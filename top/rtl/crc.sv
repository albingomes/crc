==> flow/design.v <==
`timescale 1ns / 1ps
module crc(
    input           clk,    
    input           reset_n,
    input           enable,
    input  [31:0]   data,
    output [15:0]   crc,
    output logic    crc_done
);
logic [4:0]     counter;
logic [15:0]    shift_reg;
logic [47:0]    data_in;
parameter       counter_max = 31;
assign crc      = shift_reg;
assign data_in  = {data,16'h0000};
always_ff @ (posedge clk) begin
    if (reset_n == 0) begin
        shift_reg   <= 0;
    end
    else begin
        if (enable == 0) begin
            shift_reg   <= data_in[47:32];
        end 
        else begin
            if(crc_done != 1) begin
                shift_reg[15]   <= shift_reg[14];
                shift_reg[14]   <= shift_reg[13];
                shift_reg[13]   <= shift_reg[12];
                shift_reg[12]   <= shift_reg[11] ^ shift_reg[15];
                shift_reg[11]   <= shift_reg[10];
                shift_reg[10]   <= shift_reg[9];
                shift_reg[9]    <= shift_reg[8];
                shift_reg[8]    <= shift_reg[7];
                shift_reg[7]    <= shift_reg[6];
                shift_reg[6]    <= shift_reg[5];
                shift_reg[5]    <= shift_reg[4] ^ shift_reg[15];
                shift_reg[4]    <= shift_reg[3];
                shift_reg[3]    <= shift_reg[2];
                shift_reg[2]    <= shift_reg[1];
                shift_reg[1]    <= shift_reg[0];
                shift_reg[0]    <= data_in[counter] ^ shift_reg[15];
            end
        end  
    end 
end
always_ff @ (posedge clk) begin 
    if (reset_n == 0) begin
        counter     <= counter_max;
        crc_done    <= 0;
    end 
    else begin
        if (enable == 0) begin
            counter     <= counter_max;
            crc_done    <= 0;
        end 
        else begin 
            counter     <= (counter == 0)? 0:counter-1;
            crc_done    <= (counter == 0)? 1:0; 
        end 
    end 
end 
endmodule
# Tool chain data of crc
# Tool output for the design above, in the order of the flow.
# Lines are those of the file above, counted from 1.
# A cell with n/a has no value.
[design]
design = "crc"
clock = "clk"
cell_library = "sky130hd"
lib_corner = "tt_025C_1v80"

# Word-level counts
# Counts by Yosys on the flattened word-level netlist (proc, flatten, opt, wreduce; memories kept). Register bits leave out memories and registers merged into their read ports (data or address). Print and check cells are left out. Cells with the same type and inputs are merged into one.
[word_totals]
register_bits = 22
input_bits = 35
out_inout_bits = 17
wordCells = 45
[op_classes]
n_addsub = 1
equal = 1
shift = 1
n_mux = 34
bitwise = 3
n_reduce_logical = 2
[op_table]
columns = ["cell", "n"]
rows = [
  ["48-bit by 5-bit indexed select with 1-bit output", 1],
  ["1-bit two-way mux", 33],
  ["5-bit by 1-bit subtractor with 5-bit output with constant B", 1],
  ["5-bit logical NOT", 1],
  ["5-bit two-way mux", 1],
  ["1-bit bitwise XOR", 3],
  ["2-bit != test with constant B", 1],
  ["2-bit AND reduction", 1],
]

# Logic depth
# Longest topological path by Yosys (ltp), each cell counted once; first at word level (registers and memories cut), then after technology mapping (sequential cells cut; the memories' decode and read muxes count).
[depth]
ltp_word = 4
ABC_AREA = 1
mapped_depth = 12
mapped_depth_nobuf = 11

# Netlist
# The flow's flattened synthesis, as Yosys stat reports it; memories are mapped. The netlist is that of the ABC_AREA named above (0 if unset); the other value can give another one.
[mapped]
cell_count = 191
yosys_area_um2 = 1224.9
seqArea_um2 = 440.4
ffs = 22
buf_cells = 4
[types]
columns = ["type", "n", "type_area_um2"]
rows = [
  ["sky130_fd_sc_hd__dfxtp_1", 22, 440.422],
  ["sky130_fd_sc_hd__nand2_1", 52, 195.187],
  ["sky130_fd_sc_hd__inv_1", 42, 157.651],
  ["sky130_fd_sc_hd__nand3_1", 17, 85.082],
  ["sky130_fd_sc_hd__o21ai_1", 10, 50.048],
  ["sky130_fd_sc_hd__inv_2", 8, 30.029],
  ["sky130_fd_sc_hd__nor2_1", 7, 26.275],
  ["sky130_fd_sc_hd__o221ai_1", 3, 26.275],
  ["sky130_fd_sc_hd__nand2_2", 4, 25.024],
  ["sky130_fd_sc_hd__a31oi_1", 3, 18.768],
  ["sky130_fd_sc_hd__o22ai_1", 3, 18.768],
  ["sky130_fd_sc_hd__a21oi_1", 3, 15.014],
  ["sky130_fd_sc_hd__o21ai_0", 3, 15.014],
  ["sky130_fd_sc_hd__ha_1", 1, 12.512],
  ["sky130_fd_sc_hd__nor4_2", 1, 12.512],
  ["sky130_fd_sc_hd__buf_6", 1, 11.261],
  ["sky130_fd_sc_hd__inv_8", 1, 11.261],
  ["sky130_fd_sc_hd__nor2_4", 1, 11.261],
]
# Not listed: further types 8, cells in them 9.

# Timing after synthesis
# Path of least setup slack by OpenSTA after synthesis, without wires, with an ideal clock, recovery checks aside; 20% of the period is set as input and as output delay. Where synthesis merged equal registers, the netlist keeps one of their names.
[synth_timing]
path_type = "reg2reg"
start = "reg counter[0]"
end = "reg counter[2]"
tclk_ns = 1.99
setup_time_ns = 0.137
launch_ns = 0.000
arrival_time_ns = 1.044
required_ns = 1.853
setup_slack_ns = 0.809
path_delay_ns = 1.181
driving_pins = 7
path_buffers = 1
synth_period_reached_ns = 1.181
# "path_delay_ns" = arrival - input delay + setup time.
# "driving_pins" counts driving pins, that of a launching flip-flop among them; a cell with two outputs on the path counts twice.
# "synth_period_reached_ns" is the clock period less the worst setup slack; recovery checks do not enter. This is arithmetic on one report: input and output delays are still those of the set period (20% each).
# Between the ends stands the longest chain of elaborated cells between them, by number of cells; it is not shown to be the way that was timed. Of several equally long chains one is given.
# Each line given opens the expression or statement behind the cell; cells for indexed reads and writes are added by Yosys, which also makes memories of some case tables.
# A register here has more assigning lines than the two given.
[synth_via]
cell_sequence = "sky130_fd_sc_hd__dfxtp_1 > sky130_fd_sc_hd__buf_6 > sky130_fd_sc_hd__inv_8 > sky130_fd_sc_hd__ha_1 > sky130_fd_sc_hd__nand2_1 > sky130_fd_sc_hd__nor4_2 > sky130_fd_sc_hd__a31oi_1"
elab_chain_cells = 2
cone_cells = 3
cone_classes = "add/sub: 1; mux: 1; reduce/logical: 1"
[synth_lines]
columns = ["item", "line_no", "source"]
rows = [
  ["start: declaration", 10, "logic [4:0]     counter;"],
  ["start: assignment", 48, "counter     <= counter_max;"],
  ["start: assignment", 53, "counter     <= counter_max;"],
  ["5-bit by 1-bit subtractor with 5-bit output", 57, "counter     <= (counter == 0)? 0:counter-1;"],
  ["5-bit two-way mux", 57, ""],
  ["end: assignment", 53, ""],
  ["end: assignment", 57, ""],
  ["end: declaration", 10, ""],
]

# Path in the finished layout
# From the final timing report of flow run 1: the path of least setup slack in the routed layout; clock arrival at registers is part of the times.
[layout_timing]
path_type = "reg2out"
start = "reg crc_done"
end = "out crc_done"
tclk_ns = 2.73
out_delay_ns = 0.55
launch_ns = 0.26
arrival_time_ns = 1.32
required_ns = 2.18
setup_slack_ns = 0.86
driving_pins = 2
path_buffers = 1
# A register here has more assigning lines than the two given.
[layout_via]
cell_sequence = "sky130_fd_sc_hd__dfxtp_1 > sky130_fd_sc_hd__clkdlybuf4s50_1"
elab_chain_cells = 0
cone_cells = 0
cone_lines = 0
[layout_lines]
columns = ["item", "line_no", "source"]
rows = [
  ["start: declaration", 8, "output logic    crc_done"],
  ["start: assignment", 49, "crc_done    <= 0;"],
  ["start: assignment", 58, "crc_done    <= (counter == 0)? 1:0;"],
  ["end: declaration", 8, ""],
]

# Settings and measured results of 2 stored flow runs for module crc (sky130hd), not sorted in any way. The constraints put input and output delay at 20% of the set period each and load the outputs with 0.01 pF.
# "period_reached_ns" is the run's clock period less its worst setup slack. It is reckoned from that one timing run; input and output delays stay at 20% of the period that was set.
# "worst_path_time_ns" means the part of the period allowed to the worst setup path (the constraints hold back 20% at inputs and 20% at outputs) less its slack; where the path has registers, the arrival times of their clocks count too.

[[run]]
name = "flow run 1"
[run.settings]
period_ns = 2.73
CORE_UTILIZATION = 27
SETUP_SLACK_MARGIN = 0.43
PLACE_DENSITY_LB_ADDON = 0.06
HOLD_SLACK_MARGIN = 0.26
CORE_MARGIN = 9
CELL_PAD_IN_SITES_GLOBAL_PLACEMENT = 3
CELL_PAD_IN_SITES_DETAIL_PLACEMENT = 2
ABC_AREA = 1
GPL_TIMING_DRIVEN = 1
CTS_CLUSTER_DIAMETER = 84
CAP_MARGIN = 35
SLEW_MARGIN = 35
MAX_ROUTING_LAYER = "met5"
[run.results]
ws_setup_ns = 0.864
synth_area_um2 = 1224.9
worst_path_time_ns = 1.32
timing.worst_path_kind = "reg2out"
timing.hold.ws_ns = 0.525
finish.stdcell_area_um2 = 1855.5
period_reached_ns = 1.866
die_um2 = 7285.5

[[run]]
name = "flow run 2"
[run.settings]
period_ns = 1.33
CORE_UTILIZATION = 28
SETUP_SLACK_MARGIN = 0.37
PLACE_DENSITY = 0.67
CELL_PAD_IN_SITES_GLOBAL_PLACEMENT = 3
TNS_END_PERCENT = 5
MAX_ROUTING_LAYER = "met5"
CAP_MARGIN = 20
CORE_MARGIN = 2
SLEW_MARGIN = 20
[run.results]
ws_setup_ns = -0.205
synth_area_um2 = 1152.4
worst_path_time_ns = 1.54
timing.worst_path_kind = "reg2reg"
timing.hold.ws_ns = 0.474
finish.stdcell_area_um2 = 2044.5
period_reached_ns = 1.535
die_um2 = 4644.4
